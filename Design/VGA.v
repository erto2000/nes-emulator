==> flow/design.v <==
`timescale 1ns / 1ps
module VGA(
    input clk,
    input rst,
    output reg [19:0] index,
	output reg[3:0] R,
	output reg[3:0] G,
	output reg[3:0] B,
	output reg VGA_H,
	output reg VGA_V,
	input [11:0] data_vga
    );
      parameter h_start   = 640+16;
      parameter h_end     = 640+16+96;
      parameter h_max     = 640+16+96+48;
      parameter v_start   = 480+10;
      parameter v_end     = 480+10+2;
      parameter v_max     = 480+10+2+33;
	  parameter h_active   = 0;
	  parameter v_active   = 0;
	  reg[9:0] h_coun;
	  reg[9:0] v_coun;    
	  reg black_screen;
	  initial   black_screen = 1'b1;    
	  initial   h_coun       = 10'b0;
	  initial   v_coun       = 10'b0;    
      always@(posedge clk)
      begin
        if(h_coun == h_max-1)
        begin
        	h_coun <=  10'b0;
        	if (v_coun == v_max-1 )
        		v_coun <=  10'b0;
        	else
        		v_coun <= v_coun+1;
        end
        else
        	h_coun <= h_coun+1;
        if (black_screen ==0)
        	begin
                R   <= data_vga[11:8];
                G   <= data_vga[7:4];
                B   <= data_vga[3:0];                      
        	end
        else 
        	begin
        	R   <= 4'b0;
        	G   <= 4'b0;
        	B   <= 4'b0;
        	end
        if(v_coun >= 360 || v_coun < 120) 
        	begin
        	index <= 20'b0; 
        	black_screen <= 1;
        	end
        else
        	begin
        	if (h_coun < 416 && h_coun >= 160) 
        		begin
        		black_screen <= 0;
        		index <= index+1;
        		end
        	else
        		black_screen <= 1;
        	end
        if(h_coun > h_start && h_coun <= h_end)
        	VGA_H <= h_active;
        else
        	VGA_H <= ~ h_active;
        if(v_coun >= v_start && v_coun < v_end )
          VGA_V <= v_active;
        else
        	VGA_V <= ~ v_active;
	end 
endmodule
; From RTL to reports: VGA
; Tool output for the design above, in the order of the flow.
; Line numbers count from 1 in the design file above.
; A cell with n/a has no value.
[design]
top = VGA
clock_port = clk
library = sky130hd
corner = tt_025C_1v80

; After elaboration
; Yosys after proc, flatten, opt, wreduce and memory -nomap, before mapping. Enables and synchronous resets that opt folds into registers are not counted as muxes. Memory bits, and registers merged into a memory's read port (data or address), are not among the register bits. Print and check cells are not counted. Equal cells are merged and count once.
[word_totals]
regBits = 55
input_bits = 14
output_inout_bits = 34
elab_cells = 29
[classes]
addsub = 3
cmp = 8
eq_ne = 2
muxes = 3
n_reduce_logical = 4
[op_table]
columns = operator, count
row1 = 10-bit by 1-bit adder with 10-bit output with constant B, 2
row2 = 10-bit equality test with constant B, 2
row3 = 10-bit by 9-bit greater-or-equal comparator with 1-bit output with constant B, 2
row4 = 10-bit by 9-bit < comparator with 1-bit output with constant B, 2
row5 = 20-bit by 1-bit adder with 20-bit output with constant B, 1
row6 = 10-bit > comparator with constant B, 1
row7 = 10-bit <= comparator with constant B, 1
row8 = 10-bit by 7-bit < comparator with 1-bit output with constant B, 1
row9 = 10-bit by 8-bit greater-or-equal comparator with 1-bit output with constant B, 1
row10 = 1-bit logical AND, 3
row11 = 1-bit two-way mux, 3
row12 = 1-bit logical OR, 1

; Longest topological paths
; Yosys ltp: most cells in a row. Word level: on the elaborated netlist, between registers, memories and ports. Mapped: between sequential cells and ports; inverters and the memories' decode and read muxes count.
[depth]
depth_word = 3
abc_area = 0
ltp_mapped = 6
mapped_depth_nobuf = 6

; After synthesis
; The flow's flattened synthesis, as Yosys stat reports it; memories are mapped. The netlist is that of the ABC_AREA named above (0 if unset); the other value can give another one.
; The area totals of this step are shown rounded.
[by_type]
columns = cell, count, area_total_um2
row1 = sky130_fd_sc_hd__dfxtp_1, 45, 900.864
row2 = sky130_fd_sc_hd__edfxtp_1, 10, 300.288
row3 = sky130_fd_sc_hd__nand4_1, 17, 106.352
row4 = sky130_fd_sc_hd__a21oi_1, 20, 100.096
row5 = sky130_fd_sc_hd__xnor2_1, 11, 96.342
row6 = sky130_fd_sc_hd__nor2b_1, 14, 87.584
row7 = sky130_fd_sc_hd__o31ai_1, 10, 75.072
row8 = sky130_fd_sc_hd__nand3_1, 14, 70.067
row9 = sky130_fd_sc_hd__or4_1, 9, 67.565
row10 = sky130_fd_sc_hd__ha_1, 5, 62.56
row11 = sky130_fd_sc_hd__nor2_1, 16, 60.058
row12 = sky130_fd_sc_hd__xor2_1, 6, 52.55
row13 = sky130_fd_sc_hd__or3_1, 7, 43.792
row14 = sky130_fd_sc_hd__nand2_1, 11, 41.29
row15 = sky130_fd_sc_hd__o21ai_0, 8, 40.038
row16 = sky130_fd_sc_hd__and2_1, 5, 31.28
row17 = sky130_fd_sc_hd__inv_1, 8, 30.029
row18 = sky130_fd_sc_hd__clkbuf_1, 7, 26.275
; Not listed: further types 20, cells in them 33.
[mapped]
cells = 256
mapped_area_um2 = 2460
seqArea_um2 = 1200
flip_flops = 55
buffers = 13

; Timing after synthesis
; Path of least setup slack by OpenSTA after synthesis, without wires, with an ideal clock, recovery checks aside; 20% of the period is set as input and as output delay. Where synthesis merged equal registers, the netlist keeps one of their names.
[synth_timing]
path_type = flip-flop to flip-flop
from = register h_coun[8]
to = register v_coun[0]
period_ps = 3330
setup_time_ps = 396
launch_ps = 0
arrival_ps = 1699
required_ps = 2934
setup_slack_ps = 1236
delay_ps = 2095
driving_pins = 4
n_path_buf = 0
period_less_setup_slack_ps = 2094
; "delay_ps" = arrival - input delay + setup time.
; "driving_pins" counts driving pins, that of a launching flip-flop among them; a cell with two outputs on the path counts twice.
; "period_less_setup_slack_ps" is the clock period less the worst setup slack; recovery checks do not enter. This is arithmetic on one report: input and output delays are still those of the set period (20% each).
; Between the ends stands the longest chain of elaborated cells between them, by number of cells; it is not shown to be the way that was timed. Of several equally long chains one is given.
; Each line given opens the expression or statement behind the cell; cells for indexed reads and writes are added by Yosys, which also makes memories of some case tables.
[synth_between]
path_cell_list = sky130_fd_sc_hd__dfxtp_1 > sky130_fd_sc_hd__inv_1 > sky130_fd_sc_hd__or3_1 > sky130_fd_sc_hd__nor4_2
elab_chain_cells = 1
cone_cells = 1
cone_lines = 1
classes_between = 1 x eq/ne
[synth_lines]
columns = item, line_no
row1 = start: declaration, 21  ; reg[9:0] h_coun;
row2 = start: assignment, 31  ; h_coun <= 10'b0;
row3 = start: assignment, 38  ; h_coun <= h_coun+1;
row4 = 10-bit equality test, 29  ; if(h_coun == h_max-1)
row5 = end: assignment, 33  ; v_coun <= 10'b0;
row6 = end: assignment, 35  ; v_coun <= v_coun+1;
row7 = end: declaration, 22  ; reg[9:0] v_coun;

; Timing after layout
; Path of least setup slack in the final report of flow run B (OpenROAD, finished layout, wires in). Where an end is a register, its clock arrival counts in the times.
; The path's times are printed in steps of 10 ps; the period is the one set.
[layout_timing]
path_type = flip-flop to flip-flop
from = register index[0]
to = register index[18]
period_ps = 2660
setup_time_ps = 60
launch_ps = 310
arrival_ps = 2200
required_ps = 2910
setup_slack_ps = 710
driving_pins = 6
n_path_buf = 0
; Between the ends stands the longest chain of elaborated cells between them, by number of cells; it is not shown to be the way that was timed. Of several equally long chains one is given.
[layout_between]
path_cell_list = sky130_fd_sc_hd__dfxtp_1 > sky130_fd_sc_hd__ha_1 > sky130_fd_sc_hd__inv_1 > sky130_fd_sc_hd__nor4_1 > sky130_fd_sc_hd__or4b_1 > sky130_fd_sc_hd__a21oi_1
elab_chain_cells = 1
cone_cells = 1
cone_lines = 1
classes_between = 1 x add/sub
[layout_lines]
columns = item, line_no
row1 = start: declaration, 5  ; output reg [19:0] index,
row2 = start: assignment, 53  ; index <= 20'b0;
row3 = start: assignment, 61  ; index <= index+1;
row4 = 20-bit by 1-bit adder with 20-bit output, 61
row5 = end: assignment, 53
row6 = end: assignment, 61
row7 = end: declaration, 5

Memo
Re: implementation data of VGA

Measured data: module VGA, platform sky130hd, 2 stored runs of the flow under differing settings, order arbitrary. Input and output delays are each 20% of the period that was set; the output load is 0.01 pF.
"timing.worst_path_ps" means the part of the period allowed to the worst setup path (the constraints hold back 20% at inputs and 20% at outputs) less its slack; where the path has registers, the arrival times of their clocks count too.
"power_total_uw" rests on the timing tool's default activity at the inputs, not on a simulated workload.
"timing.worst_path_ps" is given in steps of 10 ps.
Results are given in rounded form.

# flow run A
==> flow/run.sh <==
#!/bin/bash
# the make line also repeats the synthesis and layout settings of config.mk as NAME=value (left out here)
make -C /OpenROAD-flow-scripts/flow DESIGN_CONFIG=/design/flow/config.mk WORK_HOME=/design/flow/orfs CLKGATE_MAP_FILE= finish
==> flow/config.mk <==
export PLATFORM = sky130hd
export DESIGN_NAME = VGA
export DESIGN_NICKNAME = VGA
export VERILOG_FILES = /design/flow/design.v
export SDC_FILE = /design/flow/constraint.sdc
export NUM_CORES = 4
export LEC_CHECK = 0
export CAP_MARGIN = 20
export CELL_PAD_IN_SITES_DETAIL_PLACEMENT = 2
export CORE_ASPECT_RATIO = 0.81
export CORE_MARGIN = 2
export CORE_UTILIZATION = 71
export CTS_CLUSTER_DIAMETER = 322
export CTS_CLUSTER_SIZE = 12
export SETUP_SLACK_MARGIN = 0.9
export SLEW_MARGIN = 40
==> flow/constraint.sdc <==
create_clock -name core_clock -period 4.13 [get_ports {clk}]
set_input_delay 0.8260 -clock core_clock [delete_from_list [all_inputs] [get_ports {clk}]]
set_output_delay 0.8260 -clock core_clock [all_outputs]
set_load 0.01 [all_outputs]

==> flow run A: results <==
outcome="not finished: placement ended with a tool error"

# flow run B
==> flow/run.sh <==
#!/bin/bash
# the make line also repeats the synthesis and layout settings of config.mk as NAME=value (left out here)
make -C /OpenROAD-flow-scripts/flow DESIGN_CONFIG=/design/flow/config.mk WORK_HOME=/design/flow/orfs CLKGATE_MAP_FILE= finish
==> flow/config.mk <==
export PLATFORM = sky130hd
export DESIGN_NAME = VGA
export DESIGN_NICKNAME = VGA
export VERILOG_FILES = /design/flow/design.v
export SDC_FILE = /design/flow/constraint.sdc
export NUM_CORES = 4
export LEC_CHECK = 0
export CAP_MARGIN = 20
export CORE_MARGIN = 2
export CORE_UTILIZATION = 43
export SLEW_MARGIN = 20
==> flow/constraint.sdc <==
create_clock -name core_clock -period 2.66 [get_ports {clk}]
set_input_delay 0.5320 -clock core_clock [delete_from_list [all_inputs] [get_ports {clk}]]
set_output_delay 0.5320 -clock core_clock [all_outputs]
set_load 0.01 [all_outputs]

==> flow run B: results <==
design_die_area_um2=6340
ws_hold_ps=491
timing.worst_path_ps=1950
path_kind="flip-flop to flip-flop"
power_total_uw=1480
fin_util_pct=56.4
synthArea_um2=2460
total_negative_slack_ps=0
timing.setup.ws_ps=715
